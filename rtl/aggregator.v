==> flow/design.v <==
module aggregator
#(
  parameter DATA_WIDTH = 16,
  parameter FETCH_WIDTH = 40  
)
(
  input clk,
  input rst_n,
  input [DATA_WIDTH - 1 : 0] sender_data,
  input sender_empty_n,
  output sender_deq,
  output [FETCH_WIDTH*DATA_WIDTH - 1 : 0] receiver_data,  
  input receiver_full_n,
  output reg receiver_enq,
  input change_fetch_width,
  input [2:0] input_fetch_width
);
  localparam COUNTER_WIDTH = $clog2(FETCH_WIDTH);
  reg [COUNTER_WIDTH - 1 : 0] count_r;
  reg [DATA_WIDTH - 1 : 0] receiver_data_unpacked [FETCH_WIDTH - 1 : 0]; 
  wire sender_deq_w;
  assign sender_deq_w = rst_n && sender_empty_n && receiver_full_n;
  assign sender_deq = sender_deq_w;
  genvar i;
  generate
    for (i = 0; i < FETCH_WIDTH; i++) begin: unpack
      assign receiver_data[(i + 1)*DATA_WIDTH - 1 : i*DATA_WIDTH] = receiver_data_unpacked[i];
    end
  endgenerate
  reg [5:0] LOCAL_FETCH_WIDTH;
  always @ (posedge clk) begin
    if (!rst_n) begin
       LOCAL_FETCH_WIDTH <= FETCH_WIDTH;
    end
    else if (change_fetch_width) begin
      LOCAL_FETCH_WIDTH <= {3'b0, input_fetch_width};
    end
    else begin
      LOCAL_FETCH_WIDTH <= LOCAL_FETCH_WIDTH;
    end
  end
  always @ (posedge clk) begin
    if (rst_n) begin
      if (sender_deq_w) begin
        receiver_data_unpacked[count_r] <= sender_data;
        count_r <= (count_r == LOCAL_FETCH_WIDTH) ? 0 : count_r + 1;
        receiver_enq <= (count_r == LOCAL_FETCH_WIDTH); 
      end else begin
        receiver_enq <= 0;
      end
    end else begin
      receiver_enq <= 0;
      count_r <= 0;
    end
  end
endmodule
## Tool chain data of aggregator

Tool output for the design above, in the order of the flow.
Lines are those of the file above, counted from 1.
Operators: Yosys type, input widths -> output width; for muxes data width and select width s.
Cell names lack the library's common part.
The mark -- stands for no value.

- Top: aggregator
- Clock port: clk
- Cell library: sky130hd
- Corner: tt_025C_1v80

## After elaboration

Yosys after proc, flatten, opt, wreduce and memory -nomap, before mapping. Enables and synchronous resets that opt folds into registers are not counted as muxes. Memory bits, and registers merged into a memory's read port (data or address), are not among the register bits. Print and check cells are not counted. Equal cells are merged and count once.
Yosys's memory passes give these memory sizes; they may raise the number of words (mostly to a power of two), join words into wider ones and drop unused or constant bits.

- Memories: 1
- Output and inout bits: 642
- Register bits after elaboration: 12
- Bits of input ports: 24
- RAM bits: 1024

- Reduce/logical cells: 3
- Equal/unequal tests: 1
- Add/sub/neg operators: 1
- Mux-type cells: 7

Memory list:

| memory | depth | bits a word | line | source |
|---|---|---|---|---|
| receiver_data_unpacked | 64 | 16 | 20 | `reg [DATA_WIDTH - 1 : 0] receiver_data_unpacked [FETCH_WIDTH - 1 : 0];` |

Operators with widths:

| kind | number |
|---|---|
| $mux 16 | 2 |
| $mux 6 | 3 |
| $add 6x1->6 const B | 1 |
| $eq 6x6->1 | 1 |
| $logic_and 1x1->1 | 2 |
| $reduce_and 2->1 | 1 |
| $mux 1 | 2 |

## Longest topological paths

Yosys ltp: most cells in a row. Word level: on the elaborated netlist, between registers, memories and ports. Mapped: between sequential cells and ports; inverters and the memories' decode and read muxes count.

- Depth after elaboration: 4
- ABC_AREA: 0
- Depth in mapped cells: 5
- Depth with buffers taken out: 4

## Synthesis result

Source: synth_stat.txt of the flow (Yosys; design flattened, memories mapped). It holds for the ABC_AREA given above (unset counts as 0); a run with the other value may have another netlist.

Cells by type:

| cell type | number | total area (um^2) |
|---|---|---|
| edfxtp_1 | 640 | 1.92E+04 |
| dfxtp_1 | 11 | 220.211 |
| nor2_1 | 41 | 153.898 |
| mux2i_1 | 3 | 30.029 |
| nand3_1 | 6 | 30.029 |
| or3_2 | 4 | 30.029 |
| xnor2_1 | 3 | 26.275 |
| xor2_1 | 3 | 26.275 |
| buf_2 | 5 | 25.024 |
| nand2b_1 | 4 | 25.024 |
| nand2_1 | 6 | 22.522 |
| nor3_1 | 4 | 20.019 |
| o21ai_0 | 4 | 20.019 |
| nor2b_1 | 3 | 18.768 |
| nor4_1 | 3 | 18.768 |
| or3_1 | 3 | 18.768 |
| or4b_4 | 1 | 13.763 |
| ha_1 | 1 | 12.512 |

Other cell types: 15; their cells: 17.

- Area of sequential cells: 19438.6 um^2
- Buffer cells: 7
- Mapped area: 20048.0 um^2
- Flip-flop cells: 651
- Standard cells after synthesis: 762

## Timing after synthesis

Source: OpenSTA report_checks on the synthesized netlist (no wires, ideal clock, input and output delay 20% of the period each), path of least setup slack; recovery checks are left aside. Register names are those of the netlist, which keeps one name where synthesis merged equal registers.

- Path kind: in2reg
- Start: input port receiver_full_n
- End: memory receiver_data_unpacked[8][0]
- Delay of the path: 2.656 ns
- Setup slack: 0.480 ns
- Clock period: 3.92 ns
- Input delay: 0.784 ns
- Stages: 3
- Data required time: 3.490 ns
- Data arrival time: 3.010 ns
- Path buffers: 0
- Synthesis period reached: 3.44 ns

"delay of the path" = arrival - input delay + setup time.
"stages" counts driving pins, that of a launching flip-flop among them; a cell with two outputs on the path counts twice.
"synthesis period reached" = period - worst setup slack (recovery checks aside). The figure is calculated, with input and output delays left at 20% of the set period.
The rows between start and end are the longest chain of elaborated cells between them; the timing report does not say that the signal goes this way. Where chains are equally long, one stands for them.
Each line given opens the expression or statement behind the cell; cells for indexed reads and writes are added by Yosys, which also makes memories of some case tables.
Only ways into the end's enable, where the timed path ends, are counted here.

- Path through: nand3_2 -> or4b_4 -> nor4_1
- Cells in the longest elaborated chain: 3
- Elaborated cells on any way between the ends: 5
- RTL lines with such cells: 3
- Classes of those cells: mux: 4; reduce/logical: 1

Ends and longest elaborated chain, post-synthesis:

| element | line | source |
|---|---|---|
| start: declaration | 13 | `input receiver_full_n,` |
| $logic_and 1x1->1 | 22 | `assign sender_deq_w = rst_n && sender_empty_n && receiver_full_n;` |
| $mux 6 | 44 | `if (sender_deq_w) begin` |
| $mux 6 | 43 | `if (rst_n) begin` |
| end: declaration | 20 | `reg [DATA_WIDTH - 1 : 0] receiver_data_unpacked [FETCH_WIDTH - 1 : 0];` |

## Worst path after layout

From the final timing report of job 1: the path of least setup slack in the routed layout; clock arrival at registers is part of the times.

- Path kind: in2out
- Start: input port rst_n
- End: output port sender_deq
- Path buffers: 2
- Data required time: 5.84 ns
- Input delay: 1.46 ns
- Clock period: 7.3 ns
- Setup slack: 2.64 ns
- Data arrival time: 3.20 ns
- Output delay: 1.46 ns
- Stages: 4

The rows between start and end are the longest chain of elaborated cells between them; the timing report does not say that the signal goes this way. Where chains are equally long, one stands for them.

- Path through: clkdlybuf4s50_1 -> nand3_2 -> inv_1 -> clkdlybuf4s50_1
- Cells in the longest elaborated chain: 2
- Elaborated cells on any way between the ends: 2
- RTL lines with such cells: 1
- Classes of those cells: reduce/logical: 2

Ends and longest elaborated chain, post-layout:

| element | line | source |
|---|---|---|
| start: declaration | 8 | `input rst_n,` |
| $logic_and 1x1->1 x2 | 22 | `assign sender_deq_w = rst_n && sender_empty_n && receiver_full_n;` |
| end: declaration | 11 | `output sender_deq,` |

Design aggregator on sky130hd. What follows are 2 stored runs of the flow, each under its own settings; their order means nothing. The constraints put input and output delay at 20% of the set period each and load the outputs with 0.01 pF.
"worst path time" means the part of the period allowed to the worst setup path (the constraints hold back 20% at inputs and 20% at outputs) less its slack; where the path has registers, the arrival times of their clocks count too.

### Job 1

Settings: `period_ns=7.3`, `CORE_UTILIZATION=44`, `PLACE_DENSITY=0.82`, `CELL_PAD_IN_SITES_GLOBAL_PLACEMENT=3`, `CTS_CLUSTER_DIAMETER=300`, `CAP_MARGIN=30`, `SLEW_MARGIN=30`, `CORE_MARGIN=2`

- Chip area after synthesis (Yosys): 20048.0 um^2
- Die footprint: 47286.7 um^2
- Standard-cell area of the final layout: 29703.5 um^2
- Setup slack of the worst path: 2.638 ns
- Setup TNS: 0.000 ns
- Worst path time: 1.74 ns
- Critical path kind: in2out

### Job 2

Settings: `period_ns=4.17`, `CORE_UTILIZATION=26`, `CAP_MARGIN=20`, `CORE_MARGIN=2`, `SLEW_MARGIN=20`

- Chip area after synthesis (Yosys): 20048.0 um^2
- Die footprint: 79343.6 um^2
- Standard-cell area of the final layout: 30596.8 um^2
- Setup slack of the worst path: 0.689 ns
- Setup TNS: 0.000 ns
- Worst path time: 1.81 ns
- Critical path kind: in2out
